==> flow/design.v <==
`timescale 1ns / 1ps
module mainmenu(
    input clk,
    input [15:0] Hcount,
    input [15:0] Vcount,
    output reg [3:0] r_red,
    output reg [3:0] r_blue,
    output reg [3:0] r_green
    );
    always @(posedge clk) begin
        if(Hcount>=310 && Hcount<620 && Vcount>=220 && Vcount<300) begin
            if(Hcount>=320 && Hcount<370 && Vcount>=235 && Vcount<245) begin
                r_red<=4'h0;
                r_blue<=4'h0;
                r_green<=4'h0;
            end
            else if(Hcount>=320 && Hcount<330 && Vcount>=245 && Vcount<265) begin
                r_red<=4'h0;
                r_blue<=4'h0;
                r_green<=4'h0;
            end
            else if(Hcount>=330 && Hcount<370 && Vcount>=255 && Vcount<265) begin
                r_red<=4'h0;
                r_blue<=4'h0;
                r_green<=4'h0;
            end
            else if(Hcount>=360 && Hcount<370 && Vcount>=265 && Vcount<285) begin
                r_red<=4'h0;
                r_blue<=4'h0;
                r_green<=4'h0;
            end
            else if(Hcount>=320 && Hcount<370 && Vcount>=275 && Vcount<285) begin
                r_red<=4'h0;
                r_blue<=4'h0;
                r_green<=4'h0;
            end
            else if(Hcount>=380 && Hcount<430 && Vcount>=235 && Vcount<245) begin
                r_red<=4'h0;
                r_blue<=4'h0;
                r_green<=4'h0;
            end
            else if(Hcount>=400 && Hcount<410 && Vcount>=245 && Vcount<285) begin
                r_red<=4'h0;
                r_blue<=4'h0;
                r_green<=4'h0;
            end
            else if(Hcount>=440 && Hcount<450 && Vcount>=235 && Vcount<285) begin
                r_red<=4'h0;
                r_blue<=4'h0;
                r_green<=4'h0;
            end
            else if(Hcount>=450 && Hcount<485 && Vcount>=235 && Vcount<245) begin
                r_red<=4'h0;
                r_blue<=4'h0;
                r_green<=4'h0;
            end
            else if(Hcount>=475 && Hcount<485 && Vcount>=245 && Vcount<285) begin
                r_red<=4'h0;
                r_blue<=4'h0;
                r_green<=4'h0;
            end
            else if(Hcount>=450 && Hcount<475 && Vcount>=255 && Vcount<265) begin
                r_red<=4'h0;
                r_blue<=4'h0;
                r_green<=4'h0;
            end
            else if(Hcount>=495 && Hcount<505 && Vcount>=235 && Vcount<285) begin
                r_red<=4'h0;
                r_blue<=4'h0;
                r_green<=4'h0;
            end
            else if(Hcount>=505 && Hcount<515 && Vcount>=245 && Vcount<255) begin
                r_red<=4'h0;
                r_blue<=4'h0;
                r_green<=4'h0;
            end
            else if(Hcount>=510 && Hcount<520 && Vcount>=240 && Vcount<250) begin
                r_red<=4'h0;
                r_blue<=4'h0;
                r_green<=4'h0;
            end
            else if(Hcount>=515 && Hcount<540 && Vcount>=235 && Vcount<245) begin
                r_red<=4'h0;
                r_blue<=4'h0;
                r_green<=4'h0;
            end
            else if(Hcount>=550 && Hcount<600 && Vcount>=235 && Vcount<245) begin
                r_red<=4'h0;
                r_blue<=4'h0;
                r_green<=4'h0;
            end
            else if(Hcount>=570 && Hcount<580 && Vcount>=245 && Vcount<285) begin
                r_red<=4'h0;
                r_blue<=4'h0;
                r_green<=4'h0;
            end
            else begin
                r_red<=4'hF;
                r_blue<=4'hF;
                r_green<=4'hF;
            end
        end
        else begin
            r_red<=4'h0;
            r_blue<=4'h0;
            r_green<=4'h0;
        end
    end
endmodule
### Reports on mainmenu

What the tools print for mainmenu, step after step.
Line numbers count from 1 in the design file above.
Library cell names are shortened.
A cell with -- has no value.

| design | value |
|---|---|
| design top | mainmenu |
| clock input | clk |
| standard-cell library | sky130hd |
| library corner | tt_025C_1v80 |

### Word-level counts

Yosys after proc, flatten, opt, wreduce and memory -nomap, before mapping. Enables and synchronous resets that opt folds into registers are not counted as muxes. Memory bits, and registers merged into a memory's read port (data or address), are not among the register bits. Print and check cells are not counted. Equal cells are merged and count once.

| storage and ports | value |
|---|---|
| bits in writable memories | 0 |
| word width x clocked read ports | 0 |
| latch bits | 0 |
| register bits after elaboration | 4 |
| cells after elaboration | 99 |
| memory cells | 0 |
| output and inout port bits | 12 |
| ROM bits | 0 |
| input bits | 33 |

| operators by class | value |
|---|---|
| shift operators | 0 |
| bitwise logic cells | 1 |
| multipliers | 0 |
| magnitude comparators | 42 |
| $add $sub $neg | 0 |
| multiplexer cells | 1 |
| equality and inequality tests | 0 |
| divide/modulo/power cells | 0 |
| reductions and logical operators | 54 |

Operators with widths:

| operator | count |
|---|---|
| 16-bit by 9-bit >= comparator with 1-bit output (second input constant) | 14 |
| 16-bit by 9-bit less-than comparator with 1-bit output (second input constant) | 11 |
| 16-bit by 10-bit less-than comparator with 1-bit output (second input constant) | 6 |
| 16-bit by 8-bit >= comparator with 1-bit output (second input constant) | 5 |
| 1-bit logical AND | 53 |
| 16-bit by 10-bit >= comparator with 1-bit output (second input constant) | 3 |
| 16-bit by 8-bit less-than comparator with 1-bit output (second input constant) | 3 |
| 17-bit OR reduction | 1 |
| 4-bit 2-to-1 mux | 1 |
| 1-bit NOT | 1 |

### Logic depth

Longest topological path by Yosys (ltp), each cell counted once; first at word level (registers and memories cut), then after technology mapping (sequential cells cut; the memories' decode and read muxes count).

| depth | value |
|---|---|
| depth in word-level cells | 6 |
| ABC_AREA | 1 |
| gate-level depth with buffers | 14 |
| gate-level depth less buffers | 14 |

### Netlist

Source: synth_stat.txt of the flow (Yosys; design flattened, memories mapped). It holds for the ABC_AREA given above (unset counts as 0); a run with the other value may have another netlist.

Cell types:

| cell type | count | area in all (um2) |
|---|---|---|
| nand2_1 | 74 | 277.766 |
| nand3_1 | 36 | 180.173 |
| nor2_1 | 40 | 150.144 |
| inv_1 | 31 | 116.362 |
| buf_4 | 11 | 82.579 |
| nand4_1 | 8 | 50.048 |
| nor2_2 | 8 | 50.048 |
| o21ai_0 | 9 | 45.043 |
| a21oi_1 | 6 | 30.029 |
| nor3_1 | 5 | 25.024 |
| nand2_4 | 2 | 22.522 |
| dfxtp_1 | 1 | 20.019 |
| nand3_2 | 2 | 20.019 |
| nor2_8 | 1 | 20.019 |
| buf_2 | 3 | 15.014 |
| o21bai_1 | 2 | 15.014 |
| nand2_2 | 2 | 12.512 |
| nor2_4 | 1 | 11.261 |

Not listed: further types 11, cells in them 12.

| synthesis totals | value |
|---|---|
| buffers | 14 |
| synthesis area | 1223.7 um2 |
| flip-flops | 1 |
| mapped cells | 254 |
| sequential area | 20.0 um2 |

### Timing after synthesis

Path of least setup slack by OpenSTA after synthesis, without wires, with an ideal clock, recovery checks aside; 20% of the period is set as input and as output delay. Where synthesis merged equal registers, the netlist keeps one of their names.

| timing post-synthesis | value |
|---|---|
| kind | input to register |
| start | input Hcount[7] |
| end | register r_green[2] |
| path delay | 1.058 ns |
| path buffers | 1 |
| required time | 2.119 ns |
| path slack | 0.726 ns |
| input delay | 0.446 ns |
| arrival time | 1.393 ns |
| driving pins on the path | 11 |
| clock period | 2.23 ns |
| setup time | 0.111 ns |
| synthesis period reached | 1.504 ns |

"path delay" = arrival - input delay + setup time.
"driving pins on the path": output pins that drive a net of the path, with the launching flip-flop's if there is one; two outputs of one cell count as two.
"synthesis period reached" = period - worst setup slack (recovery checks aside). The figure is calculated, with input and output delays left at 20% of the set period.
Between the ends stands the longest chain of elaborated cells between them, by number of cells; it is not shown to be the way that was timed. Of several equally long chains one is given.
A line is the first line of the expression or statement that the cell stems from. Yosys adds cells for indexed reads and writes and turns some case tables into memories.
A register here has more assigning lines than the two given.

| between the ends, post-synthesis | value |
|---|---|
| path through | buf_2 -> nor2_2 -> nand3_1 -> nor2_1 -> nand2_1 -> nand2_1 -> nand4_1 -> nand2_1 -> nand2_1 -> nand3_1 -> nor2_1 |
| cells in the longest elaborated chain | 6 |
| elaborated cells between the ends (all ways) | 85 |
| those cells by class | 29 x compare; 1 x mux; 1 x logic; 54 x reduce/logical |

Ends and longest elaborated chain, post-synthesis:

| what | line | text |
|---|---|---|
| start, declared | 4 | `input [15:0] Hcount,` |
| 16-bit by 9-bit >= comparator with 1-bit output | 11 | `if(Hcount>=310 && Hcount<620 && Vcount>=220 && Vcount<300) begin` |
| 1-bit logical AND x3 | 11 |  |
| 1-bit NOT | -- |  |
| 17-bit OR reduction | -- |  |
| end, assigned | 15 | `r_green<=4'h0;` |
| end, assigned | 20 | `r_green<=4'h0;` |
| end, declared | 8 | `output reg [3:0] r_green` |

### Path in the finished layout

From the final timing report of run B: the path of least setup slack in the routed layout; clock arrival at registers is part of the times.

| timing post-layout | value |
|---|---|
| kind | input to register |
| start | input Hcount[13] |
| end | register r_green[2] |
| clock period | 1.96 ns |
| arrival time | 1.71 ns |
| driving pins on the path | 12 |
| required time | 1.84 ns |
| path buffers | 1 |
| path slack | 0.14 ns |
| input delay | 0.39 ns |
| setup time | 0.12 ns |

Between the ends stands the longest chain of elaborated cells between them, by number of cells; it is not shown to be the way that was timed. Of several equally long chains one is given.
A register here has more assigning lines than the two given.

| between the ends, post-layout | value |
|---|---|
| path through | clkdlybuf4s15_1 -> nor2_4 -> nand2_4 -> inv_8 -> nand3_4 -> inv_4 -> and2_4 -> nand3_1 -> nand3_1 -> nand2_1 -> nand3_1 -> nor2_1 |
| cells in the longest elaborated chain | 6 |
| elaborated cells between the ends (all ways) | 85 |
| those cells by class | 29 x compare; 1 x mux; 1 x logic; 54 x reduce/logical |

Ends and longest elaborated chain, post-layout:

| what | line | text |
|---|---|---|
| start, declared | 4 | `input [15:0] Hcount,` |
| 16-bit by 9-bit >= comparator with 1-bit output | 11 | `if(Hcount>=310 && Hcount<620 && Vcount>=220 && Vcount<300) begin` |
| 1-bit logical AND x3 | 11 |  |
| 1-bit NOT | -- |  |
| 17-bit OR reduction | -- |  |
| end, assigned | 15 | `r_green<=4'h0;` |
| end, assigned | 20 | `r_green<=4'h0;` |
| end, declared | 8 | `output reg [3:0] r_green` |

Measured data: module mainmenu, platform sky130hd, 2 stored runs of the flow under differing settings, order arbitrary. Input and output delays are each 20% of the period that was set; the output load is 0.01 pF.

#### Run A

| setting | value |
|---|---|
| period_ns | `2.28` |
| CORE_UTILIZATION | `70` |
| PLACE_DENSITY_LB_ADDON | `0.13` |
| CELL_PAD_IN_SITES_GLOBAL_PLACEMENT | `1` |
| GPL_TIMING_DRIVEN | `0` |
| GPL_ROUTABILITY_DRIVEN | `1` |
| CTS_CLUSTER_SIZE | `54` |
| CTS_CLUSTER_DIAMETER | `221` |
| MAX_ROUTING_LAYER | `met4` |
| CAP_MARGIN | `20` |
| CORE_MARGIN | `2` |
| SLEW_MARGIN | `20` |

Did not finish, placement stopped with FLW-0024.

#### Run B

| setting | value |
|---|---|
| period_ns | `1.96` |
| CORE_UTILIZATION | `25` |
| PLACE_DENSITY_LB_ADDON | `0.07` |
| HOLD_SLACK_MARGIN | `0.11` |
| CORE_ASPECT_RATIO | `0.69` |
| CELL_PAD_IN_SITES_GLOBAL_PLACEMENT | `1` |
| ABC_AREA | `1` |
| SLEW_MARGIN | `40` |
| CAP_MARGIN | `20` |
| CORE_MARGIN | `2` |

| result | value |
|---|---|
| final setup TNS | 0.000 ns |
| synthesis area | 1223.7 um2 |
| worst setup slack after layout | 0.136 ns |
| area of the standard cells in the finished layout | 2260.9 um2 |
| area inside the die boundary | 5480.1 um2 |
| worst-case hold slack | 1.040 ns |
